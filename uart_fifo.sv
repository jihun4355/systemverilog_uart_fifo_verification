==> flow/design.v <==
`timescale 1ns / 1ps
module fifo #(
    parameter AWIDTH = 3
) (
    input  logic       clk,
    input  logic       rst,
    input  logic       wr,
    input  logic       rd,
    input  logic [7:0] wdata,
    output logic       full,
    output logic       empty,
    output logic [7:0] rdata
);
    logic [AWIDTH-1:0] waddr;
    logic [AWIDTH-1:0] raddr;
    logic wr_en;
    assign wr_en = wr & ~full;
    register_file U_REGISTER_FILE (
        .*,
        .wr(wr_en)
    );
    fifo_control_unit U_FIFO_CU (.*);
endmodule
module register_file #(
    parameter AWIDTH = 3
) (
    input  logic                clk,
    input  logic                wr,
    input  logic [AWIDTH - 1:0] waddr,
    input  logic [AWIDTH - 1:0] raddr,
    input  logic [         7:0] wdata,
    output logic [         7:0] rdata
);
    logic [7:0] ram[0:2**AWIDTH  -1];   
    assign rdata = ram[raddr];
    always_ff @(posedge clk) begin
        if (wr) begin
            ram[waddr] <= wdata;
        end   
    end
endmodule
module fifo_control_unit #(
    parameter AWIDTH = 3
) (
    input  logic                clk,
    input  logic                rst,
    input  logic                wr,
    input  logic                rd,
    output logic [AWIDTH - 1:0] waddr,
    output logic [AWIDTH - 1:0] raddr,
    output logic                full,
    output logic                empty
);
    logic [AWIDTH - 1:0] waddr_reg, waddr_next;
    logic [AWIDTH - 1:0] raddr_reg, raddr_next;
    logic full_reg, full_next;
    logic empty_reg, empty_next;
    assign waddr = waddr_reg;
    assign raddr = raddr_reg;
    assign full  = full_reg;
    assign empty = empty_reg;
    always_ff @(posedge clk, posedge rst) begin
        if (rst) begin
            waddr_reg <= 0;
            raddr_reg <= 0;
            full_reg  <= 0;
            empty_reg <= 1'b1;
        end else begin
            waddr_reg <= waddr_next;
            raddr_reg <= raddr_next;
            full_reg  <= full_next;
            empty_reg <= empty_next;
        end
    end
    always_comb begin
        waddr_next = waddr_reg;
        raddr_next = raddr_reg;
        full_next  = full_reg;
        empty_next = empty_reg;           
        case ({
            wr, rd
        })
            2'b01: begin   
                if (empty_reg == 0) begin
                    raddr_next = raddr_reg + 1;
                    full_next  = 1'b0;
                    if (waddr_reg == raddr_next) begin
                        empty_next = 1'b1;
                    end
                end
            end
            2'b10: begin   
                if (full_reg == 0) begin
                    waddr_next = waddr_reg + 1;
                    empty_next = 1'b0;
                    if (waddr_next == raddr_reg) begin
                        full_next = 1'b1;
                    end
                end
            end
            2'b11: begin   
                if (full_reg == 1) begin   
                    raddr_next = raddr_reg + 1;
                    full_next  = 1'b0;
                end else if (empty_reg == 1) begin   
                    waddr_next = waddr_reg + 1;
                    empty_next = 1'b0;
                end else begin
                    raddr_next = raddr_reg + 1;
                    waddr_next = waddr_reg + 1;
                end
            end
        endcase
    end
endmodule
`timescale 1ns / 1ps
module uart (
    input  logic       clk,
    input  logic       rst,
    input  logic       rx,
    input  logic       tx_start,
    input  logic [7:0] tx_data,
    output logic       rx_done,
    output logic [7:0] rx_data,
    output logic       tx,
    output logic       tx_busy
);
    logic w_b_tick;
    uart_rx U_UART_RX (
        .clk    (clk),
        .rst    (rst),
        .rx     (rx),
        .b_tick (w_b_tick),
        .rx_data(rx_data),
        .rx_done(rx_done)
    );
    uart_tx U_UART_TX (
        .clk(clk),
        .rst(rst),
        .tx_start(tx_start),
        .tx_data(tx_data),
        .b_tick(w_b_tick),
        .tx_busy(tx_busy),
        .tx(tx)
    );
    baud_tick_gen BAUD_TICK_GEN (
        .clk(clk),
        .rst(rst),
        .b_tick(w_b_tick)
    );
endmodule
module uart_rx #(
    localparam [1:0] IDLE = 2'b00,
    localparam [1:0] RX_START = 2'b01,
    localparam [1:0] RX_DATA = 2'b10,
    localparam [1:0] RX_STOP = 2'b11
) (
    input logic clk,
    input logic rst,
    input logic b_tick,
    input logic rx,
    output logic rx_done,
    output logic [7:0] rx_data
);
    logic [1:0] state_reg, state_next;
    logic [3:0] b_tick_cnt_reg, b_tick_cnt_next;
    logic [2:0] bit_cnt_reg, bit_cnt_next;
    logic [7:0] rx_data_reg, rx_data_next;
    logic rx_done_reg, rx_done_next;
    assign rx_data = rx_data_reg;
    assign rx_done = rx_done_reg;
    always_ff @(posedge clk, posedge rst) begin
        if (rst) begin
            state_reg <= IDLE;
            b_tick_cnt_reg <= 0;
            bit_cnt_reg <= 0;
            rx_data_reg <= 0;
            rx_done_reg <= 1'b0;
        end else begin
            state_reg <= state_next;
            b_tick_cnt_reg <= b_tick_cnt_next;
            bit_cnt_reg <= bit_cnt_next;
            rx_data_reg <= rx_data_next;
            rx_done_reg <= rx_done_next;
        end
    end
    always_comb begin
        state_next = state_reg;
        b_tick_cnt_next = b_tick_cnt_reg;
        bit_cnt_next = bit_cnt_reg;
        rx_data_next = rx_data_reg;
        rx_done_next = rx_done_reg;
        case (state_reg)
            IDLE: begin
                rx_done_next = 1'b0;
                if (!rx) begin
                    bit_cnt_next = 0;
                    b_tick_cnt_next = 0;
                    state_next = RX_START;
                end
            end
            RX_START: begin
                if (b_tick) begin
                    if (b_tick_cnt_reg == 8) begin
                        b_tick_cnt_next = 0;
                        state_next = RX_DATA;
                    end else begin
                        b_tick_cnt_next = b_tick_cnt_reg + 1;
                    end
                end
            end
            RX_DATA: begin
                if (b_tick) begin
                    if (b_tick_cnt_reg == 15) begin
                        b_tick_cnt_next = 0;
                        rx_data_next = {rx, rx_data_reg[7:1]};
                        if (bit_cnt_reg == 7) begin
                            state_next = RX_STOP;
                        end else begin
                            bit_cnt_next = bit_cnt_reg + 1;
                        end
                    end else begin
                        b_tick_cnt_next = b_tick_cnt_reg + 1;
                    end
                end
            end
            RX_STOP: begin
                if (b_tick) begin
                    if (b_tick_cnt_reg == 15) begin
                        b_tick_cnt_next = 0;
                        rx_done_next = 1'b1;
                        state_next = IDLE;
                    end else begin
                        b_tick_cnt_next = b_tick_cnt_reg + 1;
                    end
                end
            end
        endcase
    end
endmodule
module uart_tx #(
    localparam [1:0] IDLE = 2'b00,
    localparam [1:0] TX_START = 2'b01,
    localparam [1:0] TX_DATA = 2'b10,
    localparam [1:0] TX_STOP = 2'b11
) (
    input logic clk,
    input logic rst,
    input logic b_tick,
    input logic tx_start,
    input logic [7:0] tx_data,
    output logic tx,
    output logic tx_busy
);
    logic [1:0] state_reg, state_next;
    logic tx_busy_reg, tx_busy_next;
    logic tx_reg, tx_next;
    logic [7:0] data_buf_reg, data_buf_next;
    logic [3:0] b_tick_cnt_reg, b_tick_cnt_next;
    logic [2:0] bit_cnt_reg, bit_cnt_next;
    assign tx_busy = tx_busy_reg;
    assign tx = tx_reg;
    always_ff @(posedge clk, posedge rst) begin
        if (rst) begin
            state_reg <= IDLE;
            b_tick_cnt_reg <= 4'b0000;
            bit_cnt_reg <= 3'b000;
            tx_busy_reg <= 1'b0;
            tx_reg <= 1'b1;
            data_buf_reg <= 8'h00;
        end else begin
            state_reg <= state_next;
            tx_busy_reg <= tx_busy_next;
            tx_reg <= tx_next;
            data_buf_reg <= data_buf_next;
            b_tick_cnt_reg <= b_tick_cnt_next;
            bit_cnt_reg <= bit_cnt_next;
        end
    end
    always_comb begin
        state_next = state_reg;
        tx_busy_next = tx_busy_reg;
        tx_next = tx_reg;
        data_buf_next = data_buf_reg;
        b_tick_cnt_next = b_tick_cnt_reg;
        bit_cnt_next = bit_cnt_reg;
        case (state_reg)
            IDLE: begin
                tx_next = 1'b1;
                tx_busy_next = 1'b0;
                if (tx_start) begin
                    b_tick_cnt_next = 0;
                    data_buf_next = tx_data;
                    state_next = TX_START;
                end
            end
            TX_START: begin
                tx_next = 1'b0;
                tx_busy_next = 1'b1;
                if (b_tick) begin
                    if (b_tick_cnt_reg == 15) begin
                        b_tick_cnt_next = 0;
                        bit_cnt_next = 0;
                        state_next = TX_DATA;
                    end else begin
                        b_tick_cnt_next = b_tick_cnt_reg + 1;
                    end
                end
            end
            TX_DATA: begin
                tx_next = data_buf_reg[0];
                if (b_tick) begin
                    if (b_tick_cnt_reg == 15) begin
                        if (bit_cnt_reg == 7) begin
                            b_tick_cnt_next = 0;
                            state_next = TX_STOP;
                        end else begin
                            b_tick_cnt_next = 0;
                            bit_cnt_next = bit_cnt_reg + 1;
                            data_buf_next = data_buf_reg >> 1;
                        end
                    end else begin
                        b_tick_cnt_next = b_tick_cnt_reg + 1;
                    end
                end
            end
            TX_STOP: begin
                tx_next = 1'b1;
                if (b_tick) begin
                    if (b_tick_cnt_reg == 15) begin
                        tx_busy_next = 1'b0;
                        state_next   = IDLE;
                    end else begin
                        b_tick_cnt_next = b_tick_cnt_reg + 1;
                    end
                end
            end
        endcase
    end
endmodule
module baud_tick_gen #(
    parameter BAUD = 9600,
    parameter BAUD_TICK_COUNT = 100_000_000 / BAUD / 16
) (
    input  logic clk,
    input  logic rst,
    output logic b_tick
);
    logic [$clog2(BAUD_TICK_COUNT)-1 : 0] counter_reg;
    logic b_tick_reg;
    assign b_tick = b_tick_reg;
    always_ff @(posedge clk, posedge rst) begin
        if (rst) begin
            counter_reg <= 0;
            b_tick_reg  <= 1'b0;
        end else begin
            if (counter_reg == BAUD_TICK_COUNT) begin
                counter_reg <= 0;
                b_tick_reg  <= 1'b1;
            end else begin
                counter_reg <= counter_reg + 1;
                b_tick_reg  <= 1'b0;
            end
        end
    end
endmodule
`timescale 1ns / 1ps
module uart_fifo (
    input  logic clk,
    input  logic rst,
    input  logic rx,
    output logic tx
);
    logic [7:0] fifo_loopback;
    logic [7:0] uart_rx_data_to_fifo_rx_wdata;
    logic [7:0] fifo_tx_rdata_to_uart_tx_data;
    logic fifo_rx_full;
    logic fifo_rx_empty;
    logic fifo_tx_full;
    logic fifo_tx_empty;
    logic uart_rx_done;
    logic uart_tx_busy;
    uart U_UART (
        .clk     (clk),
        .rst     (rst),
        .rx      (rx),
        .tx_start(~fifo_tx_empty & ~uart_tx_busy),
        .tx_data (fifo_tx_rdata_to_uart_tx_data),
        .rx_done (uart_rx_done),
        .rx_data (uart_rx_data_to_fifo_rx_wdata),
        .tx      (tx),
        .tx_busy (uart_tx_busy)
    );
    fifo U_FIFO_RX (
        .clk  (clk),
        .rst  (rst),
        .wr   (uart_rx_done & ~fifo_rx_full),         
        .rd   (~fifo_tx_full & ~fifo_rx_empty),  
        .wdata(uart_rx_data_to_fifo_rx_wdata), 
        .full (fifo_rx_full),
        .empty(fifo_rx_empty),
        .rdata(fifo_loopback)
    );
    fifo U_FIFO_TX (
        .clk  (clk),
        .rst  (rst),
        .wr   (~fifo_tx_full & ~fifo_rx_empty),  
        .rd   (~uart_tx_busy & ~fifo_tx_empty),  
        .wdata(fifo_loopback),
        .full (fifo_tx_full),
        .empty(fifo_tx_empty),
        .rdata(fifo_tx_rdata_to_uart_tx_data)
    );
endmodule
* From RTL to reports: uart_fifo *
Tool output for the design above, in the order of the flow.
Lines are those of the file above, counted from 1.
A cell with n/a has no value.

set-up
  top = uart_fifo
  clock = clk
  library = sky130hd
  library corner = tt_025C_1v80

* Word level *
Yosys after proc, flatten, opt, wreduce and memory -nomap, before mapping. Memory bits, and registers merged into a memory's read port (data or address), are not among the register bits. Print and check cells are not counted.
Yosys's memory passes give these memory sizes; they may raise the number of words (mostly to a power of two), join words into wider ones and drop unused or constant bits.

storage and ports
  register bits = 64
  cells after elaboration = 218
  memories = 2
  input port bits = 3
  output and inout bits = 1
  memory bits (writable) = 128

operators by class
  reductions and logical operators = 33
  add/subtract/negate cells = 9
  bitwise gates (word level) = 16
  multiplexer cells = 90
  eq/ne operators = 47

memories
  name                           words  bits a word  rd ports  wr ports  line  RTL
  U_FIFO_RX.U_REGISTER_FILE.ram  8      8            1         1         34    logic [7:0] ram[0:2**AWIDTH  -1];
  U_FIFO_TX.U_REGISTER_FILE.ram  8      8            1         1         34

operator list
  cell                                                      number
  8-bit two-way mux                                         9
  3-bit two-way mux                                         19
  2-bit inequality test with constant B                     23
  4-bit two-way mux                                         10
  2-bit two-way mux                                         16
  4-bit case mux with 3-bit select                          2
  3-bit case mux with 2-bit select                          4
  1-bit two-way mux                                         19
  3-bit by 1-bit adder with 3-bit output with constant B    6
  2-bit == test with constant B                             8
  2-bit OR reduction                                        8
  8-bit AND reduction                                       2
  8-bit case mux with 2-bit select                          1
  2-bit case mux with 4-bit select                          2
  2-bit AND reduction                                       6
  3-bit == test                                             4
  3-bit AND reduction                                       4
  4-bit == test with constant B                             3
  1-bit case mux with 3-bit select                          4
  1-bit NOT                                                 11
  10-bit by 1-bit adder with 10-bit output with constant B  1
  10-bit == test with constant B                            1
  5-bit AND reduction                                       2
  10-bit two-way mux                                        1
  2-bit by 1-bit == test with 1-bit output with constant B  4
  2-bit nonzero test                                        4
  4-bit by 1-bit adder with 4-bit output with constant B    2
  3-bit == test with constant B                             2

Other operator kinds: 8; their cells: 17.

* Depth *
Depth = most cells in a row (Yosys ltp): at word level without a register or memory, in the mapped netlist without a sequential cell, where the memories' decode and read muxes count.

depth
  word-level depth = 6
  ABC_AREA = 0
  depth in mapped cells = 7

* Mapped cells and area *
The flow's flattened synthesis, as Yosys stat reports it; memories are mapped. The netlist is that of the ABC_AREA named above (0 if unset); the other value can give another one.

mapped netlist
  synthesis area = 8219.1 um^2
  cell count = 524
  area of sequential cells = 5551.6 um^2
  flip-flop cells = 196

cells by type
  cell                       number  total area (um^2)
  sky130_fd_sc_hd__edfxtp_1  128     3.84E+03
  sky130_fd_sc_hd__dfrtp_1   63      1.58E+03
  sky130_fd_sc_hd__mux4_2    32      720.691
  sky130_fd_sc_hd__mux2_2    28      315.302
  sky130_fd_sc_hd__nand2_1   46      172.666
  sky130_fd_sc_hd__o21ai_0   32      160.154
  sky130_fd_sc_hd__ha_1      12      150.144
  sky130_fd_sc_hd__dfstp_2   5       131.376
  sky130_fd_sc_hd__xnor2_1   14      122.618
  sky130_fd_sc_hd__nor2_1    30      112.608
  sky130_fd_sc_hd__xor2_1    11      96.342
  sky130_fd_sc_hd__mux2i_1   9       90.086
  sky130_fd_sc_hd__nand2b_1  10      62.56
  sky130_fd_sc_hd__inv_1     16      60.058
  sky130_fd_sc_hd__nor3_1    11      55.053
  sky130_fd_sc_hd__buf_2     10      50.048
  sky130_fd_sc_hd__nand4_1   6       37.536
  sky130_fd_sc_hd__clkbuf_1  8       30.029

Not listed: further types 32, cells in them 53.
The figures by module come from a second, unflattened synthesis with its own total; it is not the netlist above.

second synthesis, totals
  cells (unflattened synthesis) = 500
  area (unflattened synthesis) = 8587.0 um^2

Each row is one instance without its submodules.

modules
  module             cells  area (um^2)  times used
  register_file      106    2531.2       2
  uart_tx            88     1109.8       1
  uart_rx            84     1011.0       1
  fifo_control_unit  34     430.4        2
  baud_tick_gen      43     494.2        1
  fifo               1      13.8         2
  uart_fifo          3      21.3         1
  uart               0      0.0          1

* Path before layout *
Source: OpenSTA report_checks on the synthesized netlist (no wires, ideal clock, input and output delay 20% of the period each), path of least setup slack; recovery checks are left aside. Register names are those of the netlist, which keeps one name where synthesis merged equal registers.

timing path after synthesis
  path kind = flip-flop to flip-flop
  start point = reg U_FIFO_RX.U_FIFO_CU.raddr_reg[0]
  end point = mem U_FIFO_TX.U_REGISTER_FILE.ram[0][0]
  launch time at the first pin = 0.000 ns
  buffers on the path = 2
  path delay = 2.002 ns
  period = 2.27 ns
  required time = 1.996 ns
  setup time = 0.274 ns
  data arrival time = 1.728 ns
  stages = 5
  setup slack = 0.268 ns
  synthesis period reached = 2.002 ns

"path delay" = arrival - input delay + setup time.
"stages" counts driving pins, that of a launching flip-flop among them; a cell with two outputs on the path counts twice.
"synthesis period reached" is the clock period less the worst setup slack; recovery checks do not enter. This is arithmetic on one report: input and output delays are still those of the set period (20% each).
Between the ends stands the longest chain of elaborated cells between them, by number of cells; it is not shown to be the way that was timed. Of several equally long chains one is given.
Each line given opens the expression or statement behind the cell; cells for indexed reads and writes are added by Yosys, which also makes memories of some case tables.
A memory read counts as a cell of the chain, while the word-level depth stops at memories.

on the way, after synthesis
  cell sequence = sky130_fd_sc_hd__dfrtp_1 > sky130_fd_sc_hd__buf_2 > sky130_fd_sc_hd__buf_2 > sky130_fd_sc_hd__mux4_2 > sky130_fd_sc_hd__mux2_2
  length of the longest elaborated chain = 2
  elaborated cells on any way between the ends = 2

ends and longest elaborated chain, after synthesis
  element                line  RTL
  from (decl)            55    logic [AWIDTH - 1:0] raddr_reg, raddr_next;
  from (assign)          65    raddr_reg <= 0;
  from (assign)          70    raddr_reg <= raddr_next;
  memory read 8 x 8 bit  34    logic [7:0] ram[0:2**AWIDTH  -1];
  8-bit two-way mux      37    if (wr) begin
  to (decl)              34

* Path in the finished layout *
Path of least setup slack in the final report of record 1 (OpenROAD, finished layout, wires in). Where an end is a register, its clock arrival counts in the times.

timing path after layout
  path kind = flip-flop to flip-flop
  start point = reg U_FIFO_TX.U_FIFO_CU.raddr_reg[0]
  end point = reg U_UART.U_UART_TX.data_buf_reg[5]
  stages = 6
  required time = 1.89 ns
  setup slack = -0.19 ns
  launch time at the first pin = 0.43 ns
  buffers on the path = 1
  period = 1.57 ns
  setup time = 0.11 ns
  data arrival time = 2.08 ns

Between the ends stands the longest chain of elaborated cells between them, by number of cells; it is not shown to be the way that was timed. Of several equally long chains one is given.
A memory read counts as a cell of the chain, while the word-level depth stops at memories.

on the way, after layout
  cell sequence = sky130_fd_sc_hd__dfrtp_2 > sky130_fd_sc_hd__buf_12 > sky130_fd_sc_hd__mux4_2 > sky130_fd_sc_hd__mux2_4 > sky130_fd_sc_hd__mux2i_1 > sky130_fd_sc_hd__o21ai_1
  length of the longest elaborated chain = 3
  elaborated cells on any way between the ends = 3

ends and longest elaborated chain, after layout
  element                           line  RTL
  from (decl)                       55    logic [AWIDTH - 1:0] raddr_reg, raddr_next;
  from (assign)                     65    raddr_reg <= 0;
  from (assign)                     70    raddr_reg <= raddr_next;
  memory read 8 x 8 bit             34    logic [7:0] ram[0:2**AWIDTH  -1];
  8-bit two-way mux                 291   if (tx_start) begin
  8-bit case mux with 2-bit select  287   case (state_reg)
  to (assign)                       270   data_buf_reg <= 8'h00;
  to (assign)                       275   data_buf_reg <= data_buf_next;
  to (decl)                         258   logic [7:0] data_buf_reg, data_buf_next;

Data sheet: physical implementation of uart_fifo

Settings and measured results of 2 stored flow runs for module uart_fifo (sky130hd), not sorted in any way. The constraints put input and output delay at 20% of the set period each and load the outputs with 0.01 pF.
"worst setup path time (ns)" means the part of the period allowed to the worst setup path (the constraints hold back 20% at inputs and 20% at outputs) less its slack; where the path has registers, the arrival times of their clocks count too.

settings of record 1
{
  "period_ns": 1.57,
  "CORE_UTILIZATION": 36,
  "SETUP_SLACK_MARGIN": -0.08,
  "PLACE_DENSITY": 0.44,
  "CORE_ASPECT_RATIO": 0.93,
  "CELL_PAD_IN_SITES_GLOBAL_PLACEMENT": 1,
  "CELL_PAD_IN_SITES_DETAIL_PLACEMENT": 2,
  "MIN_ROUTING_LAYER": "met1",
  "MAX_ROUTING_LAYER": "met4",
  "CAP_MARGIN": 20,
  "CORE_MARGIN": 2,
  "SLEW_MARGIN": 20
}
report of record 1
yosys chip area after synthesis (um^2): 8219.1
finish__design__die__area: 24056.2
finish__design__instance__utilization: 0.4573
finish__timing__setup__ws: -0.185
finish__timing__setup__tns: -9.622
finish__timing__hold__ws: 0.295
worst setup path time (ns): 1.76
worst setup path kind: flip-flop to flip-flop

settings of record 2
{
  "period_ns": 1.93,
  "CORE_UTILIZATION": 17,
  "SETUP_SLACK_MARGIN": 0.15,
  "PLACE_DENSITY_LB_ADDON": 0.02,
  "CELL_PAD_IN_SITES_GLOBAL_PLACEMENT": 1,
  "TNS_END_PERCENT": 20,
  "ABC_AREA": 0,
  "CAP_MARGIN": 15,
  "CORE_MARGIN": 2,
  "SLEW_MARGIN": 20
}
report of record 2
yosys chip area after synthesis (um^2): 8219.1
finish__design__die__area: 50122.3
finish__design__instance__utilization: 0.2125
finish__timing__setup__ws: 0.122
finish__timing__setup__tns: 0.000
finish__timing__hold__ws: 0.227
worst setup path time (ns): 1.81
worst setup path kind: flip-flop to flip-flop
